==> flow/design.v <==
`timescale 1ns / 1ps
module motion_handler(xpos, ypos, curdir, movdir, validdir, default_pos_x, default_pos_y, clk, rst);
	 input[3:0] movdir, validdir;
	 input clk, rst;
	 output [9:0] xpos;
	 output [8:0] ypos;
	 output [3:0] curdir;
	 input  [9:0] default_pos_x;
	 input  [8:0] default_pos_y;
	 reg [9:0] xpos;
	 reg [8:0] ypos;
	 reg [3:0] nextdir;
	 reg [3:0] curdir;
	 reg [3:0] counter;
	 reg phase;
	 parameter def_pos_x = 10'b00_1001_0000;
	 parameter def_pos_y = 9'b1_0001_0000;
	parameter LEFT =4'b0001;
	parameter RIGHT= 4'b0010;
	parameter UP= 4'b0100;
	parameter DOWN =4'b1000; 
	 always@ (posedge clk) begin
		 if (rst) begin
			xpos <= def_pos_x; 
			ypos <= def_pos_y; 
			nextdir <=0;
			curdir <= 0;
			counter <=0;
			phase <= 0;
		 end else begin
			nextdir <= movdir;
			phase <= ~phase;
			if(phase) begin
				if(curdir == LEFT) 
				begin
					if(xpos == 10'b00_0000_0000) xpos <= 10'b01_0010_0000;
					else xpos <= xpos - 1;
					if (counter < 15)
						begin
							counter <= counter -1;
						end
					else if( counter == 15)
						begin
							counter <= 0;
						end
				end
				else if(curdir == RIGHT)
					begin
						if(xpos == 10'b01_0010_0000) xpos <= 10'b00_0000_0000;
						else xpos <= xpos + 1;
						if (counter<15)
							begin
								counter <= counter +1;
							end
						else if( counter == 15)
							begin
								counter <= 0;
							end
					end
				else if(curdir == UP)
					begin
						if(ypos == 9'b0_0000_0000)  ypos <= 9'b1_0101_1111;
						else ypos <= ypos -1;
						if (counter<15)
							begin
								counter <= counter -1;
							end
						else if( counter == 15)
							begin
								counter <= 0;
							end
					end
				else if(curdir == DOWN)
					begin
						if(ypos == 9'b1_0101_1111) ypos <= 9'b0_0000_0000;
						else ypos <= ypos + 1;
						if (counter<15)
							begin
								counter <= counter +1;
							end
						else if( counter == 15)
							begin
								counter <= 0;
							end
					end
			end else begin
				if(curdir == LEFT && nextdir == RIGHT)
					begin
						curdir <= nextdir;
					end
				else if(curdir == RIGHT && nextdir == LEFT)
					begin
						curdir <= nextdir;
					end
				else if(curdir == UP && nextdir == DOWN)
					begin
						curdir <= nextdir;
					end
				else if(curdir == DOWN && nextdir == UP)
					begin
						curdir <= nextdir;
					end
				else if((ypos[3:0] == 4'b0000) & (xpos[3:0] == 4'b0000))
					begin
						if(((curdir & validdir) == 4'b0000) & (curdir != 4'b0000))
							begin
								curdir <= 4'b0000;
							end
						else if((nextdir & validdir) != 4'b0000)
							begin
								curdir <= nextdir;
							end
						else if(nextdir == 4'b0000)
							begin
								curdir <= 4'b0000;
							end
					end
			end
		end
	 end
endmodule
Reports on motion_handler

Tool output for the design above, in the order of the flow.
Line numbers count from 1 in the design file above.
Library cell names are shortened.
A cell with -- has no value.

Top: motion_handler
Clock input: clk
Cell library: sky130hd
Library corner: tt_025C_1v80

Word level

Counts by Yosys on the flattened word-level netlist (proc, flatten, opt, wreduce; memories kept). Register bits leave out memories and registers merged into their read ports (data or address). Print and check cells are left out. Cells with the same type and inputs are merged into one.

Add/sub/neg operators: 4
Equality and inequality tests: 10
Multiplexer cells: 16
Bitwise logic cells: 7
Reductions and logical operators: 19

Operators with widths:

| kind                                                            | number |
| 10-bit two-way mux                                              | 4 |
| 9-bit two-way mux                                               | 4 |
| 4-bit two-way mux                                               | 8 |
| 4-bit zero test                                                 | 4 |
| 10-bit by 1-bit adder with 10-bit output with constant B        | 1 |
| 10-bit by 1-bit subtractor with 10-bit output with constant B   | 1 |
| 10-bit by 9-bit equality test with 1-bit output with constant B | 1 |
| 10-bit zero test                                                | 1 |
| 9-bit by 1-bit adder with 9-bit output with constant B          | 1 |
| 9-bit by 1-bit subtractor with 9-bit output with constant B     | 1 |
| 9-bit equality test with constant B                             | 1 |
| 9-bit zero test                                                 | 1 |
| 4-bit by 1-bit equality test with 1-bit output with constant B  | 2 |
| 4-bit by 2-bit equality test with 1-bit output with constant B  | 2 |
| 4-bit by 3-bit equality test with 1-bit output with constant B  | 2 |
| 4-bit equality test with constant B                             | 2 |
| 4-bit bitwise AND                                               | 2 |
| 4-bit nonzero test                                              | 2 |
| 7-bit nonzero test                                              | 1 |
| 5-bit nonzero test                                              | 1 |
| 1-bit logical AND                                               | 4 |
| 2-bit nonzero test                                              | 2 |
| 4-bit AND reduction                                             | 1 |
| 1-bit inverter                                                  | 3 |
| 3-bit AND reduction                                             | 1 |
| 1-bit bitwise AND                                               | 2 |
| 2-bit AND reduction                                             | 1 |

Register bits: 28
Output and inout port bits: 23

Longest topological paths

Longest topological path by Yosys (ltp), each cell counted once; first at word level (registers and memories cut), then after technology mapping (sequential cells cut; the memories' decode and read muxes count).

Word-level depth: 9
ABC_AREA: 0
Gate-level depth with buffers: 8
Mapped depth without buffers: 7

After synthesis

The flow's flattened synthesis, as Yosys stat reports it; memories are mapped. The netlist is that of the ABC_AREA named above (0 if unset); the other value can give another one.

Cell types:

| type     | number | total area (µm²) |
| dfxtp_1  | 28     | 560.538 |
| a21oi_1  | 20     | 100.096 |
| nor2_1   | 21     | 78.826 |
| o21ai_0  | 15     | 75.072 |
| nor2b_1  | 11     | 68.816 |
| clkbuf_1 | 18     | 67.565 |
| nand2_1  | 17     | 63.811 |
| ha_1     | 5      | 62.56 |
| nor4_1   | 9      | 56.304 |
| nand3_1  | 10     | 50.048 |
| a211oi_1 | 6      | 45.043 |
| nor3_1   | 9      | 45.043 |
| or4_1    | 6      | 45.043 |
| nand2b_1 | 7      | 43.792 |
| mux2i_1  | 4      | 40.038 |
| nor4b_2  | 2      | 30.029 |
| o31ai_1  | 4      | 30.029 |
| xnor2_1  | 3      | 26.275 |

Other cell types: 45; their cells: 77.

Standard cells after synthesis: 272
Synthesis area: 2,092.0 µm²
Flip-flops: 28

Worst setup path after synthesis

Path of least setup slack by OpenSTA after synthesis, without wires, with an ideal clock, recovery checks aside; 20% of the period is set as input and as output delay. Where synthesis merged equal registers, the netlist keeps one of their names.

Path kind: reg-to-reg
Start: register xpos[1]
End: register xpos[4]
Clock period: 3,530 ps
Setup time: 130 ps
Data arrival time: 2,237 ps
Path slack: 1,163 ps
Path delay: 2,367 ps
Driving pins on the path: 8
Path buffers: 0
Synthesis period reached: 2,367 ps

"path delay" is the arrival time less input delay plus setup time.
"driving pins on the path": output pins that drive a net of the path, with the launching flip-flop's if there is one; two outputs of one cell count as two.
"synthesis period reached" = period - worst setup slack (recovery checks aside). The figure is calculated, with input and output delays left at 20% of the set period.
Between the ends stands the longest chain of elaborated cells between them, by number of cells; it is not shown to be the way that was timed. Of several equally long chains one is given.
A line is the first line of the expression or statement that the cell stems from. Yosys adds cells for indexed reads and writes and turns some case tables into memories.
A register here has more assigning lines than the two given.

Path through: dfxtp_1 -> inv_1 -> ha_1 -> or4b_4 -> o41a_4 -> a21o_1 -> a2111oi_1 -> nand2_1
Length of the longest elaborated chain: 4
Elaborated cells on any way between the ends: 8
Source lines of those cells: 6

RTL lines, path after synthesis:

| item                                     | line | text |
| start: declaration                       | 5    | `output [9:0] xpos;` |
| start: assignment                        | 24   | `xpos <= def_pos_x;` |
| start: assignment                        | 37   | `else xpos <= xpos - 1;` |
| 10-bit by 1-bit adder with 10-bit output | 50   | `else xpos <= xpos + 1;` |
| 10-bit two-way mux                       | 49   | `if(xpos == 10'b01_0010_0000) xpos <= 10'b00_0000_0000;` |
| 10-bit two-way mux                       | 47   | `else if(curdir == RIGHT)` |
| 10-bit two-way mux                       | 34   | `if(curdir == LEFT)` |
| end: assignment                          | 24   |  |
| end: assignment                          | 37   |  |
| end: declaration                         | 5    |  |

Timing after layout

Path of least setup slack in the final report of stored run 1 (OpenROAD, finished layout, wires in). Where an end is a register, its clock arrival counts in the times.
The report prints the path's times to 10 ps; the period is as set.

Path kind: reg-to-reg
Start: register xpos[1]
End: register xpos[4]
Clock period: 2,250 ps
Setup time: 110 ps
Data arrival time: 2,370 ps
Path slack: 50 ps
Driving pins on the path: 8
Path buffers: 0

Between the ends stands the longest chain of elaborated cells between them, by number of cells; it is not shown to be the way that was timed. Of several equally long chains one is given.
A register here has more assigning lines than the two given.

Path through: dfxtp_2 -> inv_2 -> ha_4 -> or4b_4 -> o41a_4 -> a21o_1 -> a2111oi_4 -> nand2_1
Length of the longest elaborated chain: 4
Elaborated cells on any way between the ends: 8
Source lines of those cells: 6

RTL lines, path post-layout:

| item                                     | line | text |
| start: declaration                       | 5    | `output [9:0] xpos;` |
| start: assignment                        | 24   | `xpos <= def_pos_x;` |
| start: assignment                        | 37   | `else xpos <= xpos - 1;` |
| 10-bit by 1-bit adder with 10-bit output | 50   | `else xpos <= xpos + 1;` |
| 10-bit two-way mux                       | 49   | `if(xpos == 10'b01_0010_0000) xpos <= 10'b00_0000_0000;` |
| 10-bit two-way mux                       | 47   | `else if(curdir == RIGHT)` |
| 10-bit two-way mux                       | 34   | `if(curdir == LEFT)` |
| end: assignment                          | 24   |  |
| end: assignment                          | 37   |  |
| end: declaration                         | 5    |  |

Measured results for motion_handler: 2 stored runs of the Yosys and OpenROAD flow on sky130hd. The settings differ; the order carries no meaning. The constraints put input and output delay at 20% of the set period each and load the outputs with 0.01 pF.
"time of the worst setup path" means the part of the period allowed to the worst setup path (the constraints hold back 20% at inputs and 20% at outputs) less its slack; where the path has registers, the arrival times of their clocks count too.
"overall power": no workload was simulated; the value follows from the tool's default switching activity.
"time of the worst setup path" is known to 10 ps.
Settings: . = not set for that run.

| item                                  | stored run 1 | stored run 2 |
| period_ns                             | 2.25         | 4.16         |
| CORE_UTILIZATION                      | 41           | 40           |
| PLACE_DENSITY                         | 0.92         | .            |
| CORE_ASPECT_RATIO                     | 1.19         | .            |
| TNS_END_PERCENT                       | 45           | .            |
| ABC_AREA                              | 0            | .            |
| GPL_ROUTABILITY_DRIVEN                | 0            | .            |
| MIN_ROUTING_LAYER                     | met2         | .            |
| CAP_MARGIN                            | 20           | 20           |
| CORE_MARGIN                           | 2            | 2            |
| SLEW_MARGIN                           | 20           | 20           |
| area of the synthesized netlist (µm²) | 2,092.0      | 2,092.0      |
| full die area (µm²)                   | 5,691.8      | 5,824.7      |
| post-layout utilization (%)           | 54.7         | 49.4         |
| worst slack on setup checks (ps)      | 53           | 1,453        |
| overall power (uW)                    | 1,037        | 603.5        |
| time of the worst setup path (ps)     | 2,200        | 2,710        |
| worst setup path kind                 | reg-to-reg   | reg-to-reg   |
